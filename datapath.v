==> flow/design.v <==
`timescale 1ns / 1ps
module datapath(
input clk,
input rst,
input [7:0]data_in, 
output [7:0]data_out, 
input R1_in,
input R2_in,
input R3_in,
input R4_in,
input [2:0]bit_index, 
input R1_bit_sel, 
input load_R2_bit,
input use_R1_for_R3,
input use_R1_for_R4,
output [7:0]R2_q, 
output xor_out,
output R3_q,
output R4_q
    );
    wire [7:0]R1_q;
    reg [7:0]R2_q_reg;
    pipo R1_reg(.clk(clk),.rst(rst),.load(R1_in),.d(data_in),.y(R1_q));
pipo R2_reg(.clk(clk),.rst(rst),.load(R2_in),.d(data_in),.y());
reg_r R3_reg(.clk(clk),.rst(rst),.load(R3_in),.d(use_R1_for_R3?(R1_bit_sel?R1_q[bit_index+1]:R1_q[bit_index]):R2_q[bit_index+1]),.y(R3_q));
reg_r R4_reg(
    .clk(clk),
    .rst(rst),
    .load(R4_in),
    .d( (bit_index == 3'd7) ? 1'b0 :     
        (use_R1_for_R4 ? R1_q[bit_index] : R2_q_reg[bit_index+1]) ),
    .y(R4_q)
);
xor_gate u_xor(.a(R3_q),.b(R4_q),.y(xor_out));
always @(posedge clk or posedge rst)
begin
    if(rst)
        R2_q_reg <= 8'b0;
    else if(load_R2_bit) begin
        if(bit_index == 3'd7)
            R2_q_reg[7] <= R1_q[7];
        else
            R2_q_reg[bit_index] <= xor_out;
    end
end
assign R2_q=R2_q_reg;
assign data_out=R2_q_reg;
endmodule
`timescale 1ns / 1ps
module pipo(
input clk,
input rst,
input load,
input [7:0]d,
output reg [7:0]y
    );
always@(posedge clk)
    begin 
    if(rst)
    y<=8'b0;
    else if(load)
    y<=d;
    end
endmodule
`timescale 1ns / 1ps
module reg_r(
input clk,
input rst,
input d,
input load,
output reg y
    );
    always @(posedge clk)
    begin
    if(rst)
    y<=1'b0;
    else if(load)
    y<=d;
    end
endmodule
`timescale 1ns / 1ps
module xor_gate(
input a,
input b,
output y
    );
    assign y=a^b;
endmodule
# ---- Reports on datapath
# Tool output for the design above, in the order of the flow.
# Line numbers count from 1 in the design file above.
# Operators carry their Yosys type and port widths (W data, S select, Z words).
# Library cell names are shortened.
# Not given: --
dict set report design {
  top {datapath}
  clock_port {clk}
  lib {sky130hd}
  lib_corner {tt_025C_1v80}
}

# ---- Word level
# Counts by Yosys on the flattened word-level netlist (proc, flatten, opt, wreduce; memories kept). Register bits leave out memories and registers merged into their read ports (data or address); mux counts leave out enables and synchronous resets folded into registers. Print and check cells are left out. Cells with the same type and inputs are merged into one.
dict set report classes {
  n_addsub 2
  n_eq 1
  n_shift 5
  muxes 5
  logic 5
  n_reduce_logical 1
}
# operator count
set op_table {}
lappend op_table {{$shiftx A8 B32 Y1} 1}
lappend op_table {{$shift A1 B4 Y8} 1}
lappend op_table {{$shift A1 B4 Y8 const A} 1}
lappend op_table {{$shiftx A8 B3 Y1} 1}
lappend op_table {{$shiftx A8 B5 Y1} 1}
lappend op_table {{$and A8 B8 Y8} 1}
lappend op_table {{$or A8 B8 Y8} 1}
lappend op_table {{$not A8 Y8} 1}
lappend op_table {{$mux W1} 5}
lappend op_table {{$add A3 B1 Y4 const B} 1}
lappend op_table {{$neg A3 Y4} 1}
lappend op_table {{$eq A3 B3 Y1 const B} 1}
lappend op_table {{$reduce_and A2 Y1} 1}
lappend op_table {{$xor A1 B1 Y1} 1}
lappend op_table {{$not A1 Y1} 1}
dict set report bits {
  ff_bits 18
  in_bits 21
  out_inout_bits 19
  wordCells 24
}

# ---- Logic depth
# Depth = most cells in a row (Yosys ltp): at word level without a register or memory, in the mapped netlist without a sequential cell, where the memories' decode and read muxes count.
dict set report logic_depth {
  depth_word 6
  ABC_AREA 0
  depth_mapped 9
  ltp_nobuf 7
}

# ---- Mapped cells and area
# The flow's flattened synthesis, as Yosys stat reports it; memories are mapped. The netlist is that of the ABC_AREA named above (0 if unset); the other value can give another one.
dict set report synth_totals {
  stdcells 118
  synth_area_um2 1117.3
  seqArea_um2 400.4
  ff_cells 18
  buf_cells 14
}
# cell_type count type_area_um2
set types {}
lappend types {dfrtp_1 8 200.192}
lappend types {dfxtp_1 10 200.192}
lappend types {mux2i_1 18 180.173}
lappend types {buf_4 9 67.565}
lappend types {mux2_2 5 56.304}
lappend types {nor2_1 12 45.043}
lappend types {ha_1 3 37.536}
lappend types {nand2_1 9 33.782}
lappend types {o21ai_0 6 30.029}
lappend types {inv_1 6 22.522}
lappend types {mux4_2 1 22.522}
lappend types {nand3b_1 3 22.522}
lappend types {nor4b_1 2 17.517}
lappend types {a22oi_1 2 15.014}
lappend types {nor2b_1 2 12.512}
lappend types {buf_6 1 11.261}
lappend types {a32o_1 1 10.01}
lappend types {a41o_1 1 10.01}
# Other cell types: 16; their cells: 19.
# The figures by module come from a second, unflattened synthesis with its own total; it is not the netlist above.
dict set report unflattened {
  cells_unflattened 108
  area_unflattened_um2 1122.3
}
# Each row is one instance without its submodules.
# module n_inst n_cells mod_area_um2 mod_seq_area_um2
set by_module {}
lappend by_module {datapath 1 75 760.7 200.2}
lappend by_module {pipo 1 26 285.3 160.2}
lappend by_module {reg_r 2 3 33.8 20.0}
lappend by_module {xor_gate 1 1 8.8 0.0}

# ---- Timing after synthesis
# Path of least setup slack by OpenSTA after synthesis, without wires, with an ideal clock, recovery checks aside; 20% of the period is set as input and as output delay. Where synthesis merged equal registers, the netlist keeps one of their names.
dict set report synth_path {
  path_type {input port to flip-flop}
  startpoint {input bit_index[0]}
  endpoint {register R2_q_reg[6]}
  tclk_ns 2.18
  in_delay_ns 0.436
  setup_ns 0.125
  t_first_pin_ns 0.436
  t_arrival_ns 2.043
  required_ns 2.055
  setup_slack_ns 0.012
  delay_ns 1.732
  path_stages 9
  path_buffers 2
  period_less_setup_slack_ns 2.168
}
# "delay_ns" is the arrival time less input delay plus setup time.
# "path_stages" counts driving pins, that of a launching flip-flop among them; a cell with two outputs on the path counts twice.
# "period_less_setup_slack_ns" is the clock period less the worst setup slack; recovery checks do not enter. This is arithmetic on one report: input and output delays are still those of the set period (20% each).
# The rows between start and end are the longest chain of elaborated cells between them; the timing report does not say that the signal goes this way. Where chains are equally long, one stands for them.
# Each line given opens the expression or statement behind the cell; cells for indexed reads and writes are added by Yosys, which also makes memories of some case tables.
dict set report synth_via {
  path_cell_list {buf_2 > buf_2 > inv_1 > ha_1 > nor2_1 > mux2_2 > nand2_1 > nor4b_1 > mux2_2}
  elab_chain_len 5
  cells_between 9
  classes_between {add/sub: 1; eq/ne: 1; shift: 2; logic: 4; reduce/logical: 1}
}
# element line
set synth_rtl {}
lappend synth_rtl {{start, declared} 11} ;# input [2:0]bit_index,
lappend synth_rtl {{$neg A3 Y4} 43} ;# R2_q_reg[bit_index] <= xor_out;
lappend synth_rtl {{$shift A1 B4 Y8} 43}
lappend synth_rtl {{$not A8 Y8} 43}
lappend synth_rtl {{$and A8 B8 Y8} 43}
lappend synth_rtl {{$or A8 B8 Y8} 43}
lappend synth_rtl {{end, assigned} 38} ;# R2_q_reg <= 8'b0;
lappend synth_rtl {{end, assigned} 43}
lappend synth_rtl {{end, declared} 22} ;# reg [7:0]R2_q_reg;

# ---- Path in the finished layout
# Path of least setup slack in the final report of entry A (OpenROAD, finished layout, wires in). Where an end is a register, its clock arrival counts in the times.
dict set report layout_path {
  path_type {flip-flop to output port}
  startpoint {register R4_reg.y}
  endpoint {output xor_out}
  tclk_ns 2.24
  out_delay_ns 0.45
  t_first_pin_ns 0.31
  t_arrival_ns 1.55
  required_ns 1.79
  setup_slack_ns 0.25
  path_stages 3
  path_buffers 1
}
# The rows between start and end are the longest chain of elaborated cells between them; the timing report does not say that the signal goes this way. Where chains are equally long, one stands for them.
dict set report layout_via {
  path_cell_list {dfxtp_1 > xor2_1 > clkdlybuf4s50_1}
  elab_chain_len 1
  cells_between 1
  cone_lines 1
  classes_between {logic: 1}
}
# element line
set layout_rtl {}
lappend layout_rtl {{start, declared} 71} ;# output reg y
lappend layout_rtl {{start, assigned} 76} ;# y<=1'b0;
lappend layout_rtl {{start, assigned} 78} ;# y<=d;
lappend layout_rtl {{$xor A1 B1 Y1} 87} ;# assign y=a^b;
lappend layout_rtl {{end, declared} 17} ;# output xor_out,

; Measured data: module datapath, platform sky130hd, 2 stored runs of the flow under differing settings, order arbitrary. Input and output delays are each 20% of the period that was set; the output load is 0.01 pF.
; By "achieved_period_ns" is meant the clock period of the run minus its worst setup slack. This is arithmetic on one report: input and output delays are still those of the set period (20% each).
; "worst_setup_path_time_ns": the worst setup path's part of the clock period (all of it between registers, 20% less for each end at a port) less its slack. A launch clock that arrives late makes it longer, a capture clock that arrives late makes it shorter.
; "design_power_mw" is the tool's figure for a default switching activity; nothing was simulated.

[entry A: settings]
period_ns = 2.24
CORE_UTILIZATION = 34
SETUP_SLACK_MARGIN = 0.11
CELL_PAD_IN_SITES_DETAIL_PLACEMENT = 2
ABC_AREA = 0
CTS_CLUSTER_SIZE = 54
CTS_CLUSTER_DIAMETER = 328
CAP_MARGIN = 5
MIN_ROUTING_LAYER = met2
CORE_MARGIN = 2
SLEW_MARGIN = 20
[entry A: results]
achieved_period_ns = 1.994
worst_setup_path_time_ns = 1.55
timing.worst_path_kind = flip-flop to output port
timing.setup.ws_ns = 0.246
final_stdcell_area_um2 = 1609.0
post_route_util_frac = 0.523
ys_area_um2 = 1117.3
fin_tns_ns = 0.000
die_area_um2 = 3760.8
design_power_mw = 0.9579

[entry B: settings]
period_ns = 1.89
CORE_UTILIZATION = 18
SETUP_SLACK_MARGIN = -0.02
PLACE_DENSITY = 0.88
CORE_ASPECT_RATIO = 1.34
CORE_MARGIN = 2
CELL_PAD_IN_SITES_DETAIL_PLACEMENT = 2
ABC_AREA = 0
GPL_TIMING_DRIVEN = 1
MIN_ROUTING_LAYER = met1
MAX_ROUTING_LAYER = met4
CAP_MARGIN = 20
SLEW_MARGIN = 20
[entry B: results]
post_route_util_frac = 0.281
fin_tns_ns = 0.000
final_stdcell_area_um2 = 1705.4
design_power_mw = 1.221
die_area_um2 = 6860.1
ys_area_um2 = 1117.3
worst_setup_path_time_ns = 1.44
timing.worst_path_kind = flip-flop to output port
timing.setup.ws_ns = 0.068
achieved_period_ns = 1.822
