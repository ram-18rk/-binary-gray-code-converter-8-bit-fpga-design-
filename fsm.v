==> flow/design.v <==
`timescale 1ns / 1ps
module fsm(
input clk,
input rst,
input start,
input convert, 
output reg done,
output reg R1_in,
output reg R2_in,
output reg R3_in,
output reg R4_in,
output reg R1_bit_sel,
output reg load_R2_bit,
output reg use_R1_for_R3,
output reg use_R1_for_R4,
output reg [2:0]bit_index
    );
    parameter S_IDEAL=3'b000;
    parameter S_LOAD_R1=3'b001;
    parameter S_INIT_MSB=3'b010;
    parameter S_PROCESS=3'b011;
    parameter S_NEXT_BIT=3'b100;
    parameter S_DONE=3'b101;
    reg [2:0]next_state;
    reg [2:0]state;
    reg [2:0]index;
always @(posedge clk or posedge rst)
begin
    if (rst)
        state <= S_IDEAL;
    else
        state <= next_state;
end
always @(posedge clk or posedge rst)
begin
if(rst)
index<=3'd7;
else if(state==S_INIT_MSB)
index<=3'd6;
else if(state==S_NEXT_BIT)
index<=index-1'b1;
end
always @(*)
begin
next_state=state; 
R1_in  = 0;
R2_in  = 0;
R3_in  = 0;
R4_in  = 0;
R1_bit_sel = 0;
load_R2_bit = 0;
use_R1_for_R3 = 0;
use_R1_for_R4 = 0;
done   = 0;
bit_index = index;
case(state)
S_IDEAL:begin
if(start)
next_state=S_LOAD_R1;
end
S_LOAD_R1:begin
R1_in=1;
next_state=S_INIT_MSB;
end
S_INIT_MSB:begin
bit_index=index;
use_R1_for_R3=1;
use_R1_for_R4=0;
R3_in=1;
R4_in=1;
load_R2_bit=1;
next_state=S_PROCESS;
end
S_PROCESS:begin
bit_index=index;
if(convert==1'b0)
begin 
use_R1_for_R3=1;
use_R1_for_R4=1;
R1_bit_sel=1;
R3_in=1;
R4_in=1;
load_R2_bit=1;
end
else 
begin
use_R1_for_R3=0;
use_R1_for_R4=1;
R1_bit_sel=0;
R3_in=1;
R4_in=1;
load_R2_bit=1;
end
if(index==3'd0)
next_state=S_DONE;
else
next_state=S_NEXT_BIT;
end
S_NEXT_BIT:begin
next_state=S_PROCESS;
end
S_DONE:begin
done=1;
if(!start)
next_state=S_IDEAL;
end
default:begin
next_state=S_IDEAL;
end
endcase
end 
endmodule
# --- Step by step through the tools: fsm ---
# Tool output for the design above, in the order of the flow.
# Line numbers count from 1 in the design file above.
# Cell names lack the library's common part.
setup:
  design: "fsm"
  clock: "clk"
  library: "sky130hd"
  pvt_corner: "tt_025C_1v80"

# --- After elaboration ---
# Source: Yosys, flattened and elaborated, memories not mapped. Widths are those after wreduce. Registers that Yosys merges into a memory's read port (data or address) are not register bits. Print and check cells do not count.
word_totals:
  out_inout_bits: 12
  reg_bits: 6
op_classes:
  add_sub_neg: 1
  eq_ne: 7
  mux: 13
  n_reduce_logical: 6
op_table:
  columns: ["op", "count"]
  rows:
  - ["3-bit parallel mux with 5-bit select", 1]
  - ["3-bit 2-to-1 mux", 4]
  - ["1-bit 2-to-1 mux", 7]
  - ["3-bit by 2-bit equality test with 1-bit output (second input constant)", 2]
  - ["3-bit equality test (second input constant)", 2]
  - ["3-bit zero test", 2]
  - ["2-bit inequality test (second input constant)", 2]
  - ["2-bit OR reduction", 2]
  - ["3-bit by 1-bit subtractor with 3-bit output (second input constant)", 1]
  - ["3-bit by 1-bit equality test with 1-bit output (second input constant)", 1]
  - ["2-bit AND reduction", 1]
  - ["2-bit nonzero test", 1]
  - ["1-bit parallel mux with 2-bit select", 1]

# --- Longest topological paths ---
# Longest topological path by Yosys (ltp), each cell counted once; first at word level (registers and memories cut), then after technology mapping (sequential cells cut; the memories' decode and read muxes count).
depth:
  depth_word: 3
  abc_area: 1
  mapped_depth: 5

# --- After synthesis ---
# Source: synth_stat.txt of the flow (Yosys; design flattened, memories mapped). It holds for the ABC_AREA given above (unset counts as 0); a run with the other value may have another netlist.
# Totals and module areas in this step are rounded.
types:
  columns: ["cell_type", "count"]
  rows:
  - ["dfrtp_1", 5]
  - ["dfstp_2", 4]
  - ["nand2_1", 12]
  - ["inv_1", 7]
  - ["ha_1", 2]
  - ["buf_4", 3]
  - ["nand3_1", 4]
  - ["nor2_1", 4]
  - ["nand2_2", 1]
  - ["a21oi_1", 1]
  - ["o21ai_0", 1]
  - ["conb_1", 1]
  - ["inv_2", 1]
synth_totals:
  cells: 46
  ffs: 9
  area_um2: 407.9
  sequential_area_um2: 230.2
  buffers: 3

# --- Worst setup path after synthesis ---
# OpenSTA on the mapped netlist: ideal clock, no wires. The path of least setup slack (recovery checks aside). Input and output delay are each 20% of the period. Register names are those of the netlist, which keeps one name where synthesis merged equal registers.
synth_timing:
  kind: "flip-flop to flip-flop"
  startpoint: "register index[0]"
  endpoint: "register index[1]"
  stages: 6
  setup_time_ns: 0.060
  launch_ns: 0.000
  clock_period_ns: 1.16
  arrival_time_ns: 1.034
  t_required_ns: 1.100
  setup_slack_ns: 0.066
  n_path_buf: 0
  delay_ns: 1.094
  period_less_setup_slack_ns: 1.094
# "delay_ns" is the arrival time less input delay plus setup time.
# "stages" counts driving pins, that of a launching flip-flop among them; a cell with two outputs on the path counts twice.
# "period_less_setup_slack_ns" is the clock period less the worst setup slack; recovery checks do not enter. This is arithmetic on one report: input and output delays are still those of the set period (20% each).
# Between the ends stands the longest chain of elaborated cells between them, by number of cells; it is not shown to be the way that was timed. Of several equally long chains one is given.
# Each line given opens the expression or statement behind the cell; cells for indexed reads and writes are added by Yosys, which also makes memories of some case tables.
# A register here has more assigning lines than the two given.
synth_between:
  cell_sequence: "dfstp_2 > inv_1 > ha_1 > nand2_1 > nand2_1 > nand2_1"
  elab_chain_cells: 3
  cells_between: 3
  lines_between: 3
synth_lines:
  columns: ["element", "line", "rtl"]
  rows:
  - ["from (decl)", 26, "reg [2:0]index;"]
  - ["from (assign)", 37, "index<=3'd7;"]
  - ["from (assign)", 41, "index<=index-1'b1;"]
  - ["3-bit by 1-bit subtractor with 3-bit output", 41, null]
  - ["3-bit 2-to-1 mux", 40, "else if(state==S_NEXT_BIT)"]
  - ["3-bit 2-to-1 mux", 38, "else if(state==S_INIT_MSB)"]
  - ["to (assign)", 37, null]
  - ["to (assign)", 41, null]
  - ["to (decl)", 26, null]

# --- Path in the finished layout ---
# From the final timing report of run 2: the path of least setup slack in the routed layout; clock arrival at registers is part of the times.
layout_timing:
  kind: "flip-flop to output port"
  startpoint: "register state"
  endpoint: "output port R1_in"
  clock_period_ns: 1.47
  t_required_ns: 1.18
  setup_slack_ns: 0.05
  launch_ns: 0.25
  n_path_buf: 1
  stages: 2
  arrival_time_ns: 1.13
  out_delay_ns: 0.29
# Where an end lacks its bit number, it is one bit of the signal, or one of the new flip-flops if synthesis recoded a state register.
# Between the ends stands the longest chain of elaborated cells between them, by number of cells; it is not shown to be the way that was timed. Of several equally long chains one is given.
layout_between:
  cell_sequence: "dfrtp_1 > clkdlybuf4s50_1"
  elab_chain_cells: 2
  cells_between: 2
  lines_between: 1
layout_lines:
  columns: ["element", "line", "rtl"]
  rows:
  - ["from (decl)", 25, "reg [2:0]state;"]
  - ["from (assign)", 30, "state <= S_IDEAL;"]
  - ["from (assign)", 32, "state <= next_state;"]
  - ["3-bit by 1-bit equality test with 1-bit output", 56, "case(state)"]
  - ["1-bit 2-to-1 mux", 56, null]
  - ["to (decl)", 8, "output reg R1_in,"]

# Below are 2 stored runs of the flow (Yosys, OpenROAD; platform sky130hd) on fsm, each with its settings and what was measured, unordered. Constraints: input delay and output delay 20% of the set period each, output load 0.01 pF.
# "achievedPeriod_ns": clock period set for the run, less the worst setup slack. It is reckoned from that one timing run; input and output delays stay at 20% of the period that was set.
# "worst_path_time_ns" = time allowed to the worst setup path (clock period - input delay - output delay, where it has them) - its slack; a late launch clock adds to it, a late capture clock takes from it.
# By "power_total_mw" is meant OpenSTA's value without simulated activity: inputs other than the clock are taken to toggle once in ten clock periods, and the tool carries that through the logic.
# Values from the reports are rounded here.
runs:
  - name: "run 1"
    settings:
      period_ns: 1.03
      CORE_UTILIZATION: 45
      SETUP_SLACK_MARGIN: 0.25
      PLACE_DENSITY: 0.57
      CORE_ASPECT_RATIO: 0.56
      CELL_PAD_IN_SITES_GLOBAL_PLACEMENT: 0
      ABC_AREA: 1
      CTS_CLUSTER_DIAMETER: 167
      SLEW_MARGIN: 20
      CAP_MARGIN: 20
      CORE_MARGIN: 2
    outcome: "stopped before the end: floorplanning reported PDN-0185"
  - name: "run 2"
    settings:
      period_ns: 1.47
      CORE_UTILIZATION: 35
      PLACE_DENSITY_LB_ADDON: 0.13
      CORE_ASPECT_RATIO: 1.12
      CORE_MARGIN: 7
      CELL_PAD_IN_SITES_GLOBAL_PLACEMENT: 0
      CELL_PAD_IN_SITES_DETAIL_PLACEMENT: 0
      ABC_AREA: 1
      GPL_TIMING_DRIVEN: 1
      CTS_CLUSTER_SIZE: 40
      SLEW_MARGIN: 15
      MIN_ROUTING_LAYER: "met1"
      CAP_MARGIN: 20
    results:
      timing.setup.tns_ns: 0.000
      yosys_chip_area_um2: 407.9
      total_die_area_um2: 2319
      cell_area_final_um2: 569.3
      fin_util_pct: 55.0
      achievedPeriod_ns: 1.420
      power_total_mw: 1.156
      worst_path_time_ns: 1.13
      worst_setup_path_type: "flip-flop to output port"
      fin_ws_ns: 0.050
